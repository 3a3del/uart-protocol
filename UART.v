==> flow/design.v <==
`timescale 1ns / 1ps
module UART(
    input clk,
    input start,
    input [7:0] tx_in,
    input rx,
    output reg tx,
    output [7:0] rx_output,
    output rx_done,
    output tx_done
);
    parameter baud_rate = 9600;  
    reg bit_done = 0;  
    integer count = 0;
    parameter clk_value = 100_000;  
    parameter wait_count = clk_value / (baud_rate);
    parameter idle = 2'b00;  
    parameter send = 2'b01;  
    parameter check = 2'b11;  
    reg [1:0] state = idle;
    always @(posedge clk) begin
        if (state == idle) begin
            count <= 0;
        end else begin
            if (count >= wait_count) begin
                bit_done <= 1'b1;
                count <= 0;
            end else begin
                count <= count + 1;
                bit_done <= 1'b0;
            end
        end
    end
    reg [9:0] tx_data;
    integer bit_index = 0;
    reg [9:0] tx_shift = 0;
    always @(posedge clk) begin
        case (state)
            idle: begin
                tx <= 1'b1;
                tx_data <= 0;
                bit_index <= 0;
                tx_shift <= 0;
                if (start) begin
                    tx_data = {1'b1, tx_in, 1'b0};
                    state <= send;
                end else begin
                    state <= idle;
                end
            end
            send: begin
                tx <= tx_data[bit_index];
                state <= check;
                tx_shift <= {tx_data[bit_index], tx_shift[9:1]};
            end
            check: begin
                if (bit_index <= 9) begin
                    if (bit_done == 1'b1) begin
                        bit_index <= bit_index + 1;
                        state <= send;
                    end
                end else begin
                    state <= idle;
                    bit_index <= 0;
                end
            end
            default: state <= idle;
        endcase
    end
    assign tx_done = (bit_index == 9 && bit_done == 1) ? 1'b1 : 1'b0;
    integer rcount = 0;
    integer rindex = 0;
    parameter ridle = 2'b00, rcheck = 2'b01, recv = 2'b10, rwait = 2'b11;
    reg [1:0] rstate = ridle;
    reg [9:0] rxdata;
    always @(posedge clk) begin
        case (rstate)
            ridle: begin
                rxdata <= 0;
                rindex <= 0;
                rcount <= 0;
                if (rx == 1'b0) begin
                    rstate <= rwait;
                end else begin
                    rstate <= ridle;
                end
            end
            rwait: begin
                if (rcount < wait_count / 2) begin
                    rcount <= rcount + 1;
                    rstate <= rwait;
                end else begin
                    rcount <= 0;
                    rstate <= recv;
                    rxdata <= {rx, rxdata[9:1]};
                end
            end
            recv: begin
                if (rindex <= 9) begin
                    if (bit_done == 1'b1) begin
                        rindex <= rindex + 1;
                        rstate <= rwait;
                    end
                end else begin
                    rstate <= ridle;
                    rindex <= 0;
                end
            end
            default: rstate <= ridle;
        endcase
    end
assign rx_output = rxdata[8:1];
assign rx_done = (rindex == 9 && bit_done == 1) ? 1'b1 : 1'b0;
endmodule
* Reports on UART
The steps from the RTL of UART to its reports follow in flow order.
Line numbers count from 1 in the design file above.
Cell names lack the library's common part.
Not given: --
- Top :: UART
- Clock input :: clk
- Library :: sky130hd
- Library corner :: tt_025C_1v80

* Elaborated design
Yosys after proc, flatten, opt, wreduce and memory -nomap, before mapping. Memory bits, and registers merged into a memory's read port (data or address), are not among the register bits. Print and check cells are not counted. Equal cells are merged and count once.
- $add $sub $neg :: 4
- $mul :: 0
- Div/mod/pow operators :: 0
- $lt $le $gt $ge :: 4
- Eq/ne operators :: 9
- Shift-type cells :: 1
- Mux-type cells :: 23
- Bitwise logic cells :: 0
- Reduce/logical cells :: 13
** Operators with widths (count)
- parallel mux 32 bit (select 2 bit) :: 3
- 2-to-1 mux 32 bit :: 5
- adder 32 x 2 -> 32 bit (second input constant) :: 4
- <= comparator 32 x 5 -> 1 bit (second input constant) :: 2
- equality test 32 x 5 -> 1 bit (second input constant) :: 2
- variable part select 10 x 32 -> 1 bit :: 1
- less-than comparator 32 x 4 -> 1 bit (second input constant) :: 1
- greater-or-equal comparator 32 x 5 -> 1 bit (second input constant) :: 1
- parallel mux 10 bit (select 2 bit) :: 1
- parallel mux 2 bit (select 3 bit) :: 2
- 2-to-1 mux 10 bit :: 1
- 2-to-1 mux 2 bit :: 5
- AND reduction 2 bit :: 4
- nonzero test 2 bit :: 4
- equality test 2 bit (second input constant) :: 3
- != test 3 bit (second input constant) :: 2
- 2-to-1 mux 1 bit :: 5
- zero test 2 bit :: 2
- logical AND 1 bit :: 2
- equality test 2 x 1 -> 1 bit (second input constant) :: 1
- != test 2 bit (second input constant) :: 1
- OR reduction 2 bit :: 1
- parallel mux 1 bit (select 2 bit) :: 1
- Flip-flop bits (word level) :: 152
- Bits in latches :: 0
- Bits in writable memories :: 0
- Memory bits (read-only) :: 0
- Clocked read ports x word width :: 0
- Memories kept :: 0
- Bits of input ports :: 11
- Output and inout bits :: 11
- Cells after elaboration :: 64

* Depth
Depth = most cells in a row (Yosys ltp): at word level without a register or memory, in the mapped netlist without a sequential cell, where the memories' decode and read muxes count.
- Word-level depth :: 4
- ABC_AREA :: 0
- Mapped depth :: 9
- Mapped depth without buffers :: 7

* Synthesis result
The flow's flattened synthesis, as Yosys stat reports it; memories are mapped. The netlist is that of the ABC_AREA named above (0 if unset); the other value can give another one.
- Standard cells after synthesis :: 761
- Synthesis area :: 7941.4 µm²
- Sequential part of the area :: 4214.0 µm²
- Mapped flip-flops :: 151
** Cells by type
- edfxtp_1 :: count 119, area in all 3.57E+03 µm²
- xor2_1 :: count 81, area in all 709.43 µm²
- dfxtp_1 :: count 32, area in all 640.614 µm²
- nor2_1 :: count 136, area in all 510.49 µm²
- nand3_1 :: count 57, area in all 285.274 µm²
- nand4_1 :: count 44, area in all 275.264 µm²
- xnor2_1 :: count 31, area in all 271.51 µm²
- nor4_1 :: count 30, area in all 187.68 µm²
- and3_1 :: count 29, area in all 181.424 µm²
- ha_1 :: count 14, area in all 175.168 µm²
- nand2_1 :: count 34, area in all 127.622 µm²
- inv_1 :: count 25, area in all 93.84 µm²
- and4_1 :: count 10, area in all 87.584 µm²
- buf_4 :: count 11, area in all 82.579 µm²
- nor3_1 :: count 16, area in all 80.077 µm²
- and2_1 :: count 12, area in all 75.072 µm²
- clkbuf_1 :: count 13, area in all 48.797 µm²
- nor4_4 :: count 2, area in all 42.541 µm²
Other cell types: 30; their cells: 65.

* Worst setup path after synthesis
Path of least setup slack by OpenSTA after synthesis, without wires, with an ideal clock, recovery checks aside; 20% of the period is set as input and as output delay. Where synthesis merged equal registers, the netlist keeps one of their names.
- Path type :: reg-to-reg
- Start :: reg bit_index[0]
- End :: reg bit_index[0]
- Clock period :: 8340 ps
- Setup time :: 533 ps
- Arrival time :: 4772 ps
- Path slack :: 3035 ps
- Delay of the path :: 5305 ps
- Driving pins on the path :: 7
- Path buffers :: 1
- Synthesis period reached :: 5305 ps
"delay of the path" = arrival - input delay + setup time.
"driving pins on the path" counts driving pins, that of a launching flip-flop among them; a cell with two outputs on the path counts twice.
"synthesis period reached" = period - worst setup slack (recovery checks aside). The figure is calculated, with input and output delays left at 20% of the set period.
Between the ends stands the longest chain of elaborated cells between them, by number of cells; it is not shown to be the way that was timed. Of several equally long chains one is given.
Each line given opens the expression or statement behind the cell; cells for indexed reads and writes are added by Yosys, which also makes memories of some case tables.
At most two assigning lines are given for a register; there are more.
Only ways into the end's enable, where the timed path ends, are counted here.
- Path through :: edfxtp_1 > buf_2 > inv_1 > ha_1 > o21bai_1 > a211oi_1 > o311ai_0
- Cells in the longest elaborated chain :: 3
- Elaborated cells on any way between the ends :: 3
- Source lines of those cells :: 1
** RTL lines, path post-synthesis
- start: declaration :: line 35 : integer bit_index = 0;
- start: assignment :: line 42 : bit_index <= 0;
- start: assignment :: line 59 : bit_index <= bit_index + 1;
- <= comparator 32 x 5 -> 1 bit :: line 57 : if (bit_index <= 9) begin
- != test 3 bit
- AND reduction 2 bit
- end: assignment :: line 59
- end: assignment :: line 64 : bit_index <= 0;
- end: declaration :: line 35

* Worst path after layout
Path of least setup slack in the final report of flow run 2 (OpenROAD, finished layout, wires in). Where an end is a register, its clock arrival counts in the times.
The path's times are printed in steps of 10 ps; the period is the one set.
- Path type :: reg-to-output
- Start :: reg rindex[8]
- End :: out rx_done
- Clock period :: 4570 ps
- Arrival time :: 2400 ps
- Path slack :: 1250 ps
- Driving pins on the path :: 5
- Path buffers :: 1
Between the ends stands the longest chain of elaborated cells between them, by number of cells; it is not shown to be the way that was timed. Of several equally long chains one is given.
At most two assigning lines are given for a register; there are more.
- Path through :: edfxtp_1 > nor4_1 > nand4_1 > nor3_1 > clkdlybuf4s50_1
- Cells in the longest elaborated chain :: 3
- Elaborated cells on any way between the ends :: 3
- Source lines of those cells :: 1
** RTL lines, path after layout
- start: declaration :: line 72 : integer rindex = 0;
- start: assignment :: line 80 : rindex <= 0;
- start: assignment :: line 101 : rindex <= rindex + 1;
- equality test 32 x 5 -> 1 bit :: line 113 : assign rx_done = (rindex == 9 && bit_done == 1) ? 1'b1 : 1'b0;
- logical AND 1 bit :: line 113
- 2-to-1 mux 1 bit :: line 113
- end: declaration :: line 9 : output rx_done,

UART through Yosys and OpenROAD on sky130hd: 2 stored runs, unordered, with their settings and measured results. The constraints put input and output delay at 20% of the set period each and load the outputs with 0.01 pF.
"achieved clock period" means the clock period less the worst setup slack. The figure is calculated, with input and output delays left at 20% of the set period.
"time on the worst setup path" is the time allowed to the run's worst setup path (the clock period less input and output delay, where it has them) less its slack. Clock arrival times count: a late capture clock shortens it, a late launch clock lengthens it.
"total power of the final layout" rests on the timing tool's default activity at the inputs, not on a simulated workload.
"time on the worst setup path" is given in steps of 10 ps.

* Flow run 1
** Files
==> flow/run.sh <==
#!/bin/bash
# the make line also repeats the synthesis and layout settings of config.mk as NAME=value (left out here)
make -C /OpenROAD-flow-scripts/flow DESIGN_CONFIG=/design/flow/config.mk WORK_HOME=/design/flow/orfs CLKGATE_MAP_FILE= finish
==> flow/config.mk <==
export PLATFORM = sky130hd
export DESIGN_NAME = UART
export DESIGN_NICKNAME = UART
export VERILOG_FILES = /design/flow/design.v
export SDC_FILE = /design/flow/constraint.sdc
export NUM_CORES = 4
export LEC_CHECK = 0
export CAP_MARGIN = 30
export CELL_PAD_IN_SITES_DETAIL_PLACEMENT = 2
export CORE_MARGIN = 2
export CORE_UTILIZATION = 56
export CTS_CLUSTER_SIZE = 29
export PLACE_DENSITY = 0.72
export SETUP_SLACK_MARGIN = -0.18
export SLEW_MARGIN = 20
==> flow/constraint.sdc <==
create_clock -name core_clock -period 4.36 [get_ports {clk}]
set_input_delay 0.8720 -clock core_clock [delete_from_list [all_inputs] [get_ports {clk}]]
set_output_delay 0.8720 -clock core_clock [all_outputs]
set_load 0.01 [all_outputs]
** Results
Did not finish, placement stopped with DPL-0033.

* Flow run 2
** Files
==> flow/run.sh <==
#!/bin/bash
# the make line also repeats the synthesis and layout settings of config.mk as NAME=value (left out here)
make -C /OpenROAD-flow-scripts/flow DESIGN_CONFIG=/design/flow/config.mk WORK_HOME=/design/flow/orfs CLKGATE_MAP_FILE= finish
==> flow/config.mk <==
export PLATFORM = sky130hd
export DESIGN_NAME = UART
export DESIGN_NICKNAME = UART
export VERILOG_FILES = /design/flow/design.v
export SDC_FILE = /design/flow/constraint.sdc
export NUM_CORES = 4
export LEC_CHECK = 0
export CAP_MARGIN = 5
export CELL_PAD_IN_SITES_GLOBAL_PLACEMENT = 2
export CORE_MARGIN = 2
export CORE_UTILIZATION = 18
export CTS_CLUSTER_DIAMETER = 125
export GPL_ROUTABILITY_DRIVEN = 0
export PLACE_DENSITY_LB_ADDON = 0.27
export SETUP_SLACK_MARGIN = -0.23
export SLEW_MARGIN = 20
==> flow/constraint.sdc <==
create_clock -name core_clock -period 4.57 [get_ports {clk}]
set_input_delay 0.9140 -clock core_clock [delete_from_list [all_inputs] [get_ports {clk}]]
set_output_delay 0.9140 -clock core_clock [all_outputs]
set_load 0.01 [all_outputs]
** Results
- Synthesized cell area :: 7,941.4 µm²
- Area of the die :: 45,815.3 µm²
- Std-cell area (final layout) :: 9,356.5 µm²
- Final utilization :: 0.216
- Setup slack of the critical path :: 1,253 ps
- Final setup TNS :: 0 ps
- Worst hold slack in the final report :: 476 ps
- Total power of the final layout :: 5.564 mW
- Achieved clock period :: 3,317 ps
- Time on the worst setup path :: 2,400 ps
- Kind of the worst setup path :: reg-to-output
